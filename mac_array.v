==> flow/design.v <==
module mac_array #(
    parameter NUM_CHANNELS = 4,
    parameter DATA_WIDTH = 8,
    parameter ACCUM_WIDTH = 32,
    parameter OUTPUT_WIDTH = 16
)(
    input  clk,
    input  rst_n,
    input  [NUM_CHANNELS-1:0] enable,
    input  [NUM_CHANNELS-1:0] clear_acc,
    input  [DATA_WIDTH*NUM_CHANNELS-1:0] input_data,
    input  [DATA_WIDTH*NUM_CHANNELS-1:0] weight,
    output [OUTPUT_WIDTH*NUM_CHANNELS-1:0] mac_out,
    output [OUTPUT_WIDTH*NUM_CHANNELS-1:0] activated_out,
    output [NUM_CHANNELS-1:0] valid,
    output [NUM_CHANNELS-1:0] overflow
);
    genvar i;
    generate
        for (i = 0; i < NUM_CHANNELS; i = i + 1) begin : mac_channels
            mac_unit #(
                .DATA_WIDTH(DATA_WIDTH),
                .ACCUM_WIDTH(ACCUM_WIDTH),
                .OUTPUT_WIDTH(OUTPUT_WIDTH)
            ) mac_inst (
                .clk(clk),
                .rst_n(rst_n),
                .enable(enable[i]),
                .clear_acc(clear_acc[i]),
                .input_data(input_data[DATA_WIDTH*(i+1)-1:DATA_WIDTH*i]),
                .weight(weight[DATA_WIDTH*(i+1)-1:DATA_WIDTH*i]),
                .mac_out(mac_out[OUTPUT_WIDTH*(i+1)-1:OUTPUT_WIDTH*i]),
                .activated_out(activated_out[OUTPUT_WIDTH*(i+1)-1:OUTPUT_WIDTH*i]),
                .valid(valid[i]),
                .overflow(overflow[i])
            );
        end
    endgenerate
endmodule
module mac_unit #(
    parameter DATA_WIDTH = 8,
    parameter ACCUM_WIDTH = 32,
    parameter OUTPUT_WIDTH = 16,
    parameter USE_SQRT_CSLA = 1,
    parameter ENABLE_ACTIVATION = 1,
    parameter FRAC_BITS = 11
)(
    input  clk,
    input  rst_n,
    input  enable,
    input  clear_acc,
    input  [DATA_WIDTH-1:0] input_data,
    input  [DATA_WIDTH-1:0] weight,
    output [OUTPUT_WIDTH-1:0] mac_out,
    output [OUTPUT_WIDTH-1:0] activated_out,
    output valid,
    output overflow
);
    localparam MULT_WIDTH = 2 * DATA_WIDTH;
    wire [MULT_WIDTH-1:0] mult_result;
    reg [ACCUM_WIDTH-1:0] accumulator;
    reg [ACCUM_WIDTH-1:0] next_acc;
    wire [ACCUM_WIDTH:0] acc_sum;
    reg overflow_reg;
    reg valid_reg;
    vedic_mult #(
        .WIDTH(DATA_WIDTH)
    ) multiplier (
        .a(input_data),
        .b(weight),
        .product(mult_result)
    );
    assign acc_sum = {1'b0, accumulator} + {{(ACCUM_WIDTH-MULT_WIDTH+1){1'b0}}, mult_result};
    always @(*) begin
        if (enable) begin
            if (clear_acc) begin
                next_acc = {{(ACCUM_WIDTH-MULT_WIDTH){1'b0}}, mult_result};
            end else begin
                next_acc = acc_sum[ACCUM_WIDTH-1:0];
            end
        end else if (clear_acc) begin
            next_acc = {ACCUM_WIDTH{1'b0}};
        end else begin
            next_acc = accumulator;
        end
    end
    always @(posedge clk or negedge rst_n) begin
        if (!rst_n)
            accumulator <= {ACCUM_WIDTH{1'b0}};
        else
            accumulator <= next_acc;
    end
    always @(posedge clk or negedge rst_n) begin
        if (!rst_n)
            overflow_reg <= 1'b0;
        else if (clear_acc)
            overflow_reg <= 1'b0;
        else if (enable && acc_sum[ACCUM_WIDTH])
            overflow_reg <= 1'b1;
    end
    assign overflow = overflow_reg;
    assign mac_out = accumulator[OUTPUT_WIDTH-1:0];
    generate
        if (ENABLE_ACTIVATION) begin : gen_activation
            sigmoid_activation #(
                .WIDTH(OUTPUT_WIDTH),
                .FRAC_BITS(FRAC_BITS)
            ) activation (
                .x(mac_out),
                .y(activated_out)
            );
        end else begin : no_activation
            assign activated_out = mac_out;
        end
    endgenerate
    always @(posedge clk or negedge rst_n) begin
        if (!rst_n)
            valid_reg <= 1'b0;
        else
            valid_reg <= enable;
    end
    assign valid = valid_reg;
endmodule
module sigmoid_activation #(
    parameter WIDTH = 16,
    parameter FRAC_BITS = 11
)(
    input  signed [WIDTH-1:0] x,
    output [WIDTH-1:0] y
);
    localparam signed [WIDTH-1:0] NEG_THRESHOLD = -(4 << FRAC_BITS);
    localparam signed [WIDTH-1:0] POS_THRESHOLD = (4 << FRAC_BITS);
    localparam [WIDTH-1:0] ZERO_VAL = {WIDTH{1'b0}};
    localparam [WIDTH-1:0] HALF_VAL = (1 << (WIDTH-1));
    localparam [WIDTH-1:0] ONE_VAL  = {WIDTH{1'b1}};
    reg [WIDTH-1:0] y_reg;
    always @(*) begin
        if ($signed(x) < NEG_THRESHOLD)
            y_reg = ZERO_VAL;
        else if ($signed(x) > POS_THRESHOLD)
            y_reg = ONE_VAL;
        else
            y_reg = HALF_VAL + {{3{x[WIDTH-1]}}, x[WIDTH-1:3]};
    end
    assign y = y_reg;
endmodule
module vedic_2x2 (
    input  [1:0] a,
    input  [1:0] b,
    output [3:0] product
);
    wire [3:0] partial;
    wire c1, c2;
    assign partial[0] = a[0] & b[0];
    assign partial[1] = a[1] & b[0];
    assign partial[2] = a[0] & b[1];
    assign partial[3] = a[1] & b[1];
    assign product[0] = partial[0];
    assign {c1, product[1]} = partial[1] + partial[2];
    assign {c2, product[2]} = partial[3] + c1;
    assign product[3] = c2;
endmodule
module vedic_mult #(
    parameter WIDTH = 8
)(
    input  [WIDTH-1:0] a,
    input  [WIDTH-1:0] b,
    output [2*WIDTH-1:0] product
);
    generate
        if (WIDTH == 2) begin : base_case
            vedic_2x2 v2x2 (
                .a(a),
                .b(b),
                .product(product)
            );
        end else begin : recursive_case
            localparam HALF_WIDTH = WIDTH / 2;
            wire [WIDTH-1:0] q0, q1, q2, q3;
            wire [2*WIDTH-1:0] aligned_q0, aligned_q1, aligned_q2, aligned_q3;
            wire [2*WIDTH-1:0] temp1, temp2;
            vedic_mult #(HALF_WIDTH) m0 (
                .a(a[HALF_WIDTH-1:0]),
                .b(b[HALF_WIDTH-1:0]),
                .product(q0)
            );
            vedic_mult #(HALF_WIDTH) m1 (
                .a(a[WIDTH-1:HALF_WIDTH]),
                .b(b[HALF_WIDTH-1:0]),
                .product(q1)
            );
            vedic_mult #(HALF_WIDTH) m2 (
                .a(a[HALF_WIDTH-1:0]),
                .b(b[WIDTH-1:HALF_WIDTH]),
                .product(q2)
            );
            vedic_mult #(HALF_WIDTH) m3 (
                .a(a[WIDTH-1:HALF_WIDTH]),
                .b(b[WIDTH-1:HALF_WIDTH]),
                .product(q3)
            );
            assign aligned_q0 = {{WIDTH{1'b0}}, q0};
            assign aligned_q1 = {{HALF_WIDTH{1'b0}}, q1, {HALF_WIDTH{1'b0}}};
            assign aligned_q2 = {{HALF_WIDTH{1'b0}}, q2, {HALF_WIDTH{1'b0}}};
            assign aligned_q3 = {q3, {WIDTH{1'b0}}};
            assign temp1 = aligned_q0 + aligned_q1;
            assign temp2 = temp1 + aligned_q2;
            assign product = temp2 + aligned_q3;
        end
    endgenerate
endmodule
# Reports on mac_array
# Tool output for the design above, in the order of the flow.
# Line numbers count from 1 in the design file above.
# Operators carry their Yosys type and port widths (W data, S select, Z words).
# Cell names lack the library's common part.
# Not given: -
# design
top_module	mac_array
clock_port	clk
lib	sky130hd
lib_corner	tt_025C_1v80

# After elaboration
# Counts by Yosys on the flattened word-level netlist (proc, flatten, opt, wreduce; memories kept). Register bits leave out memories and registers merged into their read ports (data or address). Print and check cells are left out. Cells with the same type and inputs are merged into one.
# op_classes
n_addsub	196
n_cmp	8
muxes	28
n_logic	256
n_reduce_logical	12
# op_table
op	count
$mux W32	12
$add A1 B1 Y2	128
$and A1 B1 Y1	256
$add A32 B16 Y33	4
$add A8 B6 Y8	16
$add A8 B8 Y8	16
$mux W16	8
$add A4 B6 Y7	16
$add A14 B16 Y16	4
$lt A16 B14 Y1 const B	4
$gt A16 B15 Y1 const B	4
$add A16 B16 Y16 const A	4
$add A13 B12 Y14	4
$add A8 B12 Y13	4
$reduce_bool A2 Y1	8
$mux W1	8
$logic_and A1 B1 Y1	4
# bits
register_bits	136
in_bits	74
out_inout_bits	136
elab_cells	512

# Longest topological paths
# Longest topological path by Yosys (ltp), each cell counted once; first at word level (registers and memories cut), then after technology mapping (sequential cells cut; the memories' decode and read muxes count).
# logic_depth
depth_word	13
ABC_AREA	0
depth_mapped	31

# Mapped cells and area
# Source: synth_stat.txt of the flow (Yosys; design flattened, memories mapped). It holds for the ABC_AREA given above (unset counts as 0); a run with the other value may have another netlist.
# synth_totals
cell_count	2526
synth_area_um2	21316.7
seq_area_um2	3403.3
ff_cells	136
n_buf	123
# types
type	count	type_area_um2
ha_1	364	4.55E+03
dfrtp_1	136	3.4E+03
fa_1	104	2.08E+03
and2_1	260	1626.56
inv_1	266	998.458
xor2_1	101	884.598
nand2_1	217	814.531
xnor2_1	93	814.531
a21oi_1	149	745.715
buf_4	80	600.576
a21o_1	75	563.04
o21ai_0	94	470.451
nor2_1	111	416.65
mux2i_1	37	370.355
nor2b_1	35	218.96
o21a_1	28	210.202
nand3_1	38	190.182
and3_1	24	150.144
# Not listed: further types 49, cells in them 314.
# By module: a second synthesis without flattening, with its own total; a netlist apart from the flattened one above.
# unflattened
hier_cells	2320
hier_area_um2	20184.4
# Rows give one instance, submodules left out.
# modules
module	instances	n_cells	area_um2
mac_unit	4	284	2504.9
vedic_mult (WIDTH=4)	16	27	249.0
vedic_2x2	64	6	50.0
vedic_mult (WIDTH=8)	4	66	564.3
sigmoid_activation	4	26	180.2
vedic_mult (WIDTH=2)	64	0	0.0
mac_array	1	0	0.0

# Path before layout
# OpenSTA on the mapped netlist: ideal clock, no wires. The path of least setup slack (recovery checks aside). Input and output delay are each 20% of the period. Register names are those of the netlist, which keeps one name where synthesis merged equal registers.
# synth_path
kind	input port to flip-flop
from	input input_data[17]
to	register mac_channels[2].mac_inst.accumulator[28]
clock_period_ns	15.1
input_delay_ns	3.020
setup_time_ns	0.078
t_arrival_ns	9.562
required_time_ns	15.022
setup_slack_ns	5.460
delay_ns	6.620
driving_pins	27
period_less_setup_slack_ns	9.64
# "delay_ns" is the arrival time less input delay plus setup time.
# "driving_pins": output pins that drive a net of the path, with the launching flip-flop's if there is one; two outputs of one cell count as two.
# "period_less_setup_slack_ns" is the clock period less the worst setup slack; recovery checks do not enter. This is arithmetic on one report: input and output delays are still those of the set period (20% each).
# The rows between start and end are the longest chain of elaborated cells between them; the timing report does not say that the signal goes this way. Where chains are equally long, one stands for them.
# A line is the first line of the expression or statement that the cell stems from. Yosys adds cells for indexed reads and writes and turns some case tables into memories.
# synth_between
cell_sequence	and2_1 > ha_1 > ha_1 > ha_1 > fa_1 > xor2_1 > fa_1 > fa_1 > a21o_1 > a21oi_1 > xor2_1 > fa_1 > inv_1 > ha_1 > nand3_1 > nor2_1 > a2111oi_0 > o21ai_0 > xor2_1 > ha_1 > clkbuf_1 > nand2_1 > nor4_1 > o21a_1 > nor3_1 > or4_1 > a21oi_1
elab_chain_len	12
cells_between	28
cone_lines	10
cone_classes	add/sub (18); mux (2); logic (8)
# synth_rtl
element	line_no	text
start, declared	11	input  [DATA_WIDTH*NUM_CHANNELS-1:0] input_data,
$and A1 B1 Y1	155	assign partial[1] = a[1] & b[0];
$add A1 B1 Y2	159
$add A1 B1 Y2	160
$add A4 B6 Y7	206	assign temp1 = aligned_q0 + aligned_q1;
$add A8 B6 Y8	207	assign temp2 = temp1 + aligned_q2;
$add A8 B8 Y8	208
$add A8 B12 Y13	206
$add A13 B12 Y14	207
$add A14 B16 Y16	208
$add A32 B16 Y33	73	assign acc_sum = {1'b0, accumulator} + {{(ACCUM_WIDTH-MULT_WIDTH+1){1'b0}}, mult_result};
$mux W32	76	if (clear_acc) begin
$mux W32	75	if (enable) begin
end, assigned	89	accumulator <= {ACCUM_WIDTH{1'b0}};
end, assigned	91	accumulator <= next_acc;
end, declared	61	reg [ACCUM_WIDTH-1:0] accumulator;

# Path in the finished layout
# From the final timing report of run 1: the path of least setup slack in the routed layout; clock arrival at registers is part of the times.
# layout_path
kind	input port to flip-flop
from	input input_data[16]
to	register mac_channels[2].mac_inst.accumulator[19]
clock_period_ns	14.2
input_delay_ns	2.84
setup_time_ns	0.08
t_arrival_ns	11.26
required_time_ns	14.57
setup_slack_ns	3.31
driving_pins	28
# The rows between start and end are the longest chain of elaborated cells between them; the timing report does not say that the signal goes this way. Where chains are equally long, one stands for them.
# layout_between
cell_sequence	clkdlybuf4s50_1 > and2_1 > ha_1 > ha_1 > ha_1 > fa_1 > xor2_1 > fa_1 > ha_1 > a21o_1 > a21oi_1 > xor2_1 > fa_1 > inv_1 > ha_1 > a21oi_1 > nor2_1 > a2111oi_1 > o21ai_0 > xor2_1 > ha_1 > a21o_1 > a21o_1 > a21o_1 > a21oi_1 > o31a_1 > o21ai_0 > a21oi_1
elab_chain_len	12
cells_between	28
cone_lines	10
cone_classes	add/sub (18); mux (2); logic (8)
# layout_rtl
element	line_no	text
start, declared	11	input  [DATA_WIDTH*NUM_CHANNELS-1:0] input_data,
$and A1 B1 Y1	156	assign partial[2] = a[0] & b[1];
$add A1 B1 Y2	159
$add A1 B1 Y2	160
$add A4 B6 Y7	206	assign temp1 = aligned_q0 + aligned_q1;
$add A8 B6 Y8	207	assign temp2 = temp1 + aligned_q2;
$add A8 B8 Y8	208
$add A8 B12 Y13	206
$add A13 B12 Y14	207
$add A14 B16 Y16	208
$add A32 B16 Y33	73	assign acc_sum = {1'b0, accumulator} + {{(ACCUM_WIDTH-MULT_WIDTH+1){1'b0}}, mult_result};
$mux W32	76	if (clear_acc) begin
$mux W32	75	if (enable) begin
end, assigned	89	accumulator <= {ACCUM_WIDTH{1'b0}};
end, assigned	91	accumulator <= next_acc;
end, declared	61	reg [ACCUM_WIDTH-1:0] accumulator;

# Top module mac_array; platform sky130hd; tools Yosys and OpenROAD; 2 stored runs in no particular order. Input and output delays are each 20% of the period that was set; the output load is 0.01 pF.
# By "period_reached_ns" is meant the clock period of the run minus its worst setup slack. This is arithmetic on one report: input and output delays are still those of the set period (20% each).
# "worstPathTime_ns": the worst setup path's part of the clock period (all of it between registers, 20% less for each end at a port) less its slack. A launch clock that arrives late makes it longer, a capture clock that arrives late makes it shorter.
# "design_power_mw" is the tool's figure for a default switching activity; nothing was simulated.
# Among the settings, - means not set for that run.
run name	period_ns	CORE_UTILIZATION	PLACE_DENSITY_LB_ADDON	HOLD_SLACK_MARGIN	CORE_ASPECT_RATIO	CELL_PAD_IN_SITES_DETAIL_PLACEMENT	ABC_AREA	GPL_ROUTABILITY_DRIVEN	CTS_CLUSTER_DIAMETER	MIN_ROUTING_LAYER	CAP_MARGIN	CORE_MARGIN	SLEW_MARGIN	SETUP_SLACK_MARGIN	layout_utilization_pct	finish.stdcell_area_um2	design_power_mw	die_area_um2	period_reached_ns	fin_hold_ws_ns	worstPathTime_ns	timing.worst_path_kind	setup_tns_ns	yosys_chip_area_um2	ws_setup_ns
run 1	14.2	41	0.15	0.21	1.34	2	0	0	116	met2	20	2	20	-	47.1	24166.9	5.294	53851.3	10.886	0.513	8.05	input port to flip-flop	0.000	21316.7	3.314
run 2	8.42	40	-	-	-	-	-	-	-	-	20	2	20	2.13	56.4	29718.5	12.060	55154.5	7.533	0.531	5.85	input port to flip-flop	0.000	21316.7	0.887
